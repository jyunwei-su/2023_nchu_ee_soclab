==> flow/design.v <==
`timescale 1ns/1ps
module OUTPUT_STREAM_if
#(
    parameter TBITS = 32 ,
    parameter TBYTE = 4
)(
    input  wire             ACLK,
    input  wire             ARESETN,
    output wire             TVALID,
    input  wire             TREADY,
    output wire [TBITS-1:0] TDATA,
    output wire [TBYTE-1:0] TKEEP,
    output wire [1-1:0]     TLAST,
    output wire [1-1:0]     TUSER,
    input  wire [TBITS-1:0] osif_data_din,
    input  wire [TBYTE-1:0] osif_strb_din,
    input  wire [1-1:0]     osif_last_din,
    input  wire [1-1:0]     osif_user_din,
    output wire             osif_full_n,
    input  wire             osif_write
);
wire          fifo_read;
wire          fifo_empty_n;
wire [TBITS+TBYTE+2-1:0] osif_din;
wire [TBITS+TBYTE+2-1:0] osif_dout;
wire          s_valid;
wire          s_ready;
wire [TBITS+TBYTE+2-1:0] s_data;
wire          m_valid;
wire          m_ready;
wire [TBITS+TBYTE+2-1:0] m_data;
OUTPUT_STREAM_reg_slice #(
    .N       ( TBITS+TBYTE+2 )
) rs (
    .clk     ( ACLK ),
    .rstn    ( ARESETN ),
    .s_data  ( s_data ),
    .s_valid ( s_valid ),
    .s_ready ( s_ready ),
    .m_data  ( m_data ),
    .m_valid ( m_valid ),
    .m_ready ( m_ready )
);
OUTPUT_STREAM_fifo #(
    .DATA_BITS  ( TBITS+TBYTE+2 ),
    .DEPTH_BITS ( 4 )
) osif_fifo (
    .clk        ( ACLK ),
    .rstn       ( ARESETN ),
    .empty_n    ( fifo_empty_n ),
    .full_n     ( osif_full_n ),
    .read       ( fifo_read ),
    .write      ( osif_write ),
    .dout       ( osif_dout ),
    .din        ( osif_din )
);
assign TVALID = m_valid;
assign TDATA  = m_data[TBITS-1:0];
assign TKEEP  = m_data[TBITS+TBYTE-1:TBITS];
assign TLAST  = m_data[TBITS+TBYTE:TBITS+TBYTE];
assign TUSER  = m_data[TBITS+TBYTE+1:TBITS+TBYTE+1];
assign s_valid = fifo_empty_n;
assign m_ready = TREADY;
assign s_data  = osif_dout;
assign fifo_read    = fifo_empty_n & s_ready;
assign osif_din = {osif_user_din, osif_last_din, osif_strb_din, osif_data_din};
endmodule   
`timescale 1ns/1ps
module OUTPUT_STREAM_fifo
#(parameter
    DATA_BITS  = 8,
    DEPTH_BITS = 4
)(
    input  wire                 clk,
    input  wire                 rstn,
    output wire                 empty_n,
    output wire                 full_n,
    input  wire                 read,
    input  wire                 write,
    output wire [DATA_BITS-1:0] dout,
    input  wire [DATA_BITS-1:0] din
);
localparam
    DEPTH = 1 << DEPTH_BITS;
reg                   empty;
reg                   full;
reg  [DEPTH_BITS-1:0] index;
reg  [DATA_BITS-1:0]  mem[0:DEPTH-1];
assign empty_n = ~empty;
assign full_n  = ~full;
assign dout    = mem[index];
always @(posedge clk or negedge rstn) begin
    if (~rstn)
        empty <= 1'b1;
    else if (empty & write & ~read)
        empty <= 1'b0;
    else if (~empty & ~write & read & (index==1'b0))
        empty <= 1'b1;
end
always @(posedge clk or negedge rstn) begin
    if (~rstn)
        full <= 1'b0;
    else if (full & read & ~write)
        full <= 1'b0;
    else if (~full & ~read & write & (index==DEPTH-2'd2))
        full <= 1'b1;
end
always @(posedge clk or negedge rstn) begin
    if (~rstn)
        index <= {DEPTH_BITS{1'b1}};
    else if (~empty & ~write & read)
        index <= index - 1'b1;
    else if (~full & ~read & write)
        index <= index + 1'b1;
end
always @(posedge clk) begin
    if (~full & write) mem[0] <= din;
end
genvar i;
generate
    for (i = 1; i < DEPTH; i = i + 1) begin : gen_sr
        always @(posedge clk) begin
            if (~full & write) mem[i] <= mem[i-1];
        end
    end
endgenerate
endmodule   
`timescale 1ns/1ps
module OUTPUT_STREAM_reg_slice
#(parameter
    N = 8    
) (
    input  wire         clk,
    input  wire         rstn,
    input  wire [N-1:0] s_data,
    input  wire         s_valid,
    output wire         s_ready,
    output wire [N-1:0] m_data,
    output wire         m_valid,
    input  wire         m_ready
);
localparam [1:0]
    ZERO = 2'b10,
    ONE  = 2'b11,
    TWO  = 2'b01;
reg  [N-1:0] data_p1;
reg  [N-1:0] data_p2;
wire         load_p1;
wire         load_p2;
wire         load_p1_from_p2;
reg          s_ready_t;
reg  [1:0]   state;
reg  [1:0]   next;
assign s_ready = s_ready_t;
assign m_data  = data_p1;
assign m_valid = state[0];
assign load_p1 = (state == ZERO && s_valid) ||
                 (state == ONE && s_valid && m_ready) ||
                 (state == TWO && m_ready);
assign load_p2 = s_valid & s_ready;
assign load_p1_from_p2 = (state == TWO);
always @(posedge clk) begin
    if (load_p1) begin
        if (load_p1_from_p2)
            data_p1 <= data_p2;
        else
            data_p1 <= s_data;
    end
end
always @(posedge clk) begin
    if (load_p2) data_p2 <= s_data;
end
always @(posedge clk) begin
    if (~rstn)
        s_ready_t <= 1'b0;
    else if (state == ZERO)
        s_ready_t <= 1'b1;
    else if (state == ONE && next == TWO)
        s_ready_t <= 1'b0;
    else if (state == TWO && next == ONE)
        s_ready_t <= 1'b1;
end
always @(posedge clk) begin
    if (~rstn)
        state <= ZERO;
    else
        state <= next;
end
always @(*) begin
    case (state)
        ZERO:
            if (s_valid & s_ready)
                next = ONE;
            else
                next = ZERO;
        ONE:
            if (~s_valid & m_ready)
                next = ZERO;
            else if (s_valid & ~m_ready)
                next = TWO;
            else
                next = ONE;
        TWO:
            if (m_ready)
                next = ONE;
            else
                next = TWO;
        default:
            next = ZERO;
    endcase
end
endmodule   
* Tool chain data of OUTPUT_STREAM_if
The steps from the RTL of OUTPUT_STREAM_if to its reports follow in flow order. Line numbers count from 1 in the design file above. Operators carry their Yosys type and port widths (W data, S select, Z words). Library cell names are shortened. The mark -- stands for no value.
Set-up: design top OUTPUT_STREAM_if, clock port ACLK, cell library sky130hd, timing corner tt_025C_1v80

* Elaborated design
Counts by Yosys on the flattened word-level netlist (proc, flatten, opt, wreduce). Print and check cells are left out. Cells with the same type and inputs are merged into one.
Bit counts: bits in registers 693, latch bits 0, memory cells 0, ROM bits 0, word width x clocked read ports 0, output and inout bits 40, bits in writable memories 0
Cells by class: $lt $le $gt $ge 0, shift-type cells 0, multiply operators 0, $add $sub $neg 2, eq/ne operators 20, mux-type cells 16, bitwise operators 19, reduce/logical cells 13, div/mod/pow operators 0
Operators by type and width (number):
- $pmux W38 S16 | 1
- $mux W38 | 1
- $eq A4 B4 Y1 const B | 8
- $eq A4 B3 Y1 const B | 4
- $and A1 B1 Y1 | 14
- $eq A4 B2 Y1 const B | 2
- $mux W4 | 2
- $mux W1 | 8
- $logic_and A1 B1 Y1 | 6
- $eq A2 B2 Y1 const B | 3
- $reduce_bool A2 Y1 | 3
- $pmux W2 S3 | 1
- $mux W2 | 3
- $not A1 Y1 | 5
- $eq A2 B1 Y1 const B | 2
- $add A4 B1 Y4 const B | 1
- $sub A4 B1 Y4 const B | 1
- $eq A4 B1 Y1 const B | 1
- $logic_not A4 Y1 | 1
- $reduce_bool A3 Y1 | 1
- $logic_or A1 B1 Y1 | 2

* Depth
Longest topological path by Yosys (ltp), each cell counted once; first at word level (registers and memories cut), then after technology mapping (sequential cells cut; the memories' decode and read muxes count).
Depth: depth in word-level cells 10, ABC_AREA 1, depth in mapped cells 13, gate-level depth less buffers 11

* Synthesis result
Yosys stat after the flow's synthesis: flattened, memories mapped to cells. It holds for the ABC_AREA given above (unset counts as 0); a run with the other value may have another netlist.
Mapped netlist: cells in the netlist 2400, mapped flip-flops 693, mapped area 0.02872 mm^2, area of sequential cells 0.0207562 mm^2
Cells by type (number):
- edfxtp_1 | 684
- nand2_1 | 567
- nand4_1 | 227
- inv_1 | 268
- nand3_1 | 197
- nor2_1 | 203
- nand3_2 | 34
- buf_2 | 67
- buf_6 | 18
- clkbuf_1 | 35
- dfstp_2 | 5
- buf_4 | 11
- clkinv_1 | 19
- nor2_2 | 11
- ha_1 | 5
- dfxtp_1 | 3
- nand3_4 | 3
- buf_12 | 2
Other cell types: 17; their cells: 41.

* Worst setup path after synthesis
Path of least setup slack by OpenSTA after synthesis, without wires, with an ideal clock, recovery checks aside; 20% of the period is set as input and as output delay. Where synthesis merged equal registers, the netlist keeps one of their names.
Timing path post-synthesis: path kind input-to-reg, start point input port osif_write, end point register osif_fifo.index[2], arrival time 39.231 ns, setup slack -0.421 ns, driving pins on the path 6, buffers on the path 0, external input delay 7.780 ns, setup time 0.090 ns, path delay 31.541 ns, clock period 38.9 ns, period reached after synthesis 39.321 ns
"path delay" is the arrival time less input delay plus setup time. "driving pins on the path": output pins that drive a net of the path, with the launching flip-flop's if there is one; two outputs of one cell count as two. "period reached after synthesis" is the clock period less the worst setup slack; recovery checks do not enter. This is arithmetic on one report: input and output delays are still those of the set period (20% each). The rows between start and end are the longest chain of elaborated cells between them; the timing report does not say that the signal goes this way. Where chains are equally long, one stands for them. Each line given opens the expression or statement behind the cell; cells for indexed reads and writes are added by Yosys, which also makes memories of some case tables. A register here has more assigning lines than the two given.
Between the ends, post-synthesis: cells stage by stage inv_1 nor2_1 o21ai_0 o21ai_0 o21ai_0 xor2_1, length of the longest elaborated chain 4
RTL lines, path post-synthesis:
- start: declaration | RTL line 20 | input  wire             osif_write
- $not A1 Y1 | RTL line 111 | else if (~empty & ~write & read)
- $and A1 B1 Y1 (2 in a row) | RTL line 111
- $mux W4 | RTL line 111
- end: assignment | RTL line 112 | index <= index - 1'b1;
- end: assignment | RTL line 114 | index <= index + 1'b1;
- end: declaration | RTL line 87 | reg  [DEPTH_BITS-1:0] index;

* Worst path after layout
Path of least setup slack in the final report of record 1 (OpenROAD, finished layout, wires in). Where an end is a register, its clock arrival counts in the times.
Timing path post-layout: path kind input-to-reg, start point input port osif_write, end point register osif_fifo.mem[0][11], arrival time 12.08 ns, setup slack 30.27 ns, buffers on the path 4, clock period 42.1 ns, setup time 0.38 ns, external input delay 8.42 ns, driving pins on the path 6
The rows between start and end are the longest chain of elaborated cells between them; the timing report does not say that the signal goes this way. Where chains are equally long, one stands for them.
Between the ends, post-layout: cells stage by stage clkdlybuf4s50_1 inv_1 nor2_4 buf_4 buf_4 buf_4, length of the longest elaborated chain 1
RTL lines, path post-layout:
- start: declaration | RTL line 20 | input  wire             osif_write
- $and A1 B1 Y1 | RTL line 117 | if (~full & write) mem[0] <= din;
- end: assignment | RTL line 117
- end: declaration | RTL line 88 | reg  [DATA_BITS-1:0]  mem[0:DEPTH-1];

Memo
Re: implementation data of OUTPUT_STREAM_if

Top module OUTPUT_STREAM_if; platform sky130hd; tools Yosys and OpenROAD; 2 stored runs in no particular order. Input and output delays are each 20% of the period that was set; the output load is 0.01 pF.
"worst path time": the worst setup path's part of the clock period (all of it between registers, 20% less for each end at a port) less its slack. A launch clock that arrives late makes it longer, a capture clock that arrives late makes it shorter.

* Record 1 | settings: period_ns 42.1; CORE_UTILIZATION 16; SETUP_SLACK_MARGIN 4.6; PLACE_DENSITY_LB_ADDON 0.1; HOLD_SLACK_MARGIN 0.24; CORE_ASPECT_RATIO 1.86; CELL_PAD_IN_SITES_DETAIL_PLACEMENT 1; TNS_END_PERCENT 40; ABC_AREA 1; GPL_ROUTABILITY_DRIVEN 0; CAP_MARGIN 0; SLEW_MARGIN 20; MIN_ROUTING_LAYER met1; MAX_ROUTING_LAYER met5; CORE_MARGIN 2 | results: standard-cell area of the final layout 0.0345769 mm^2; total negative slack on setup checks 0.000 ns; overall die area 0.183071 mm^2; worst path time 3.41 ns; worst path kind input-to-reg; lowest setup slack 30.273 ns; mapped cell area after synthesis 0.02872 mm^2
* Record 2 | settings: period_ns 38.2; CAP_MARGIN 20; CORE_MARGIN 2; CORE_UTILIZATION 40; SLEW_MARGIN 20 | results: overall die area 0.0706417 mm^2; total negative slack on setup checks 0.000 ns; worst path time 3.97 ns; worst path kind input-to-reg; lowest setup slack 26.589 ns; standard-cell area of the final layout 0.0309997 mm^2; mapped cell area after synthesis 0.0274125 mm^2
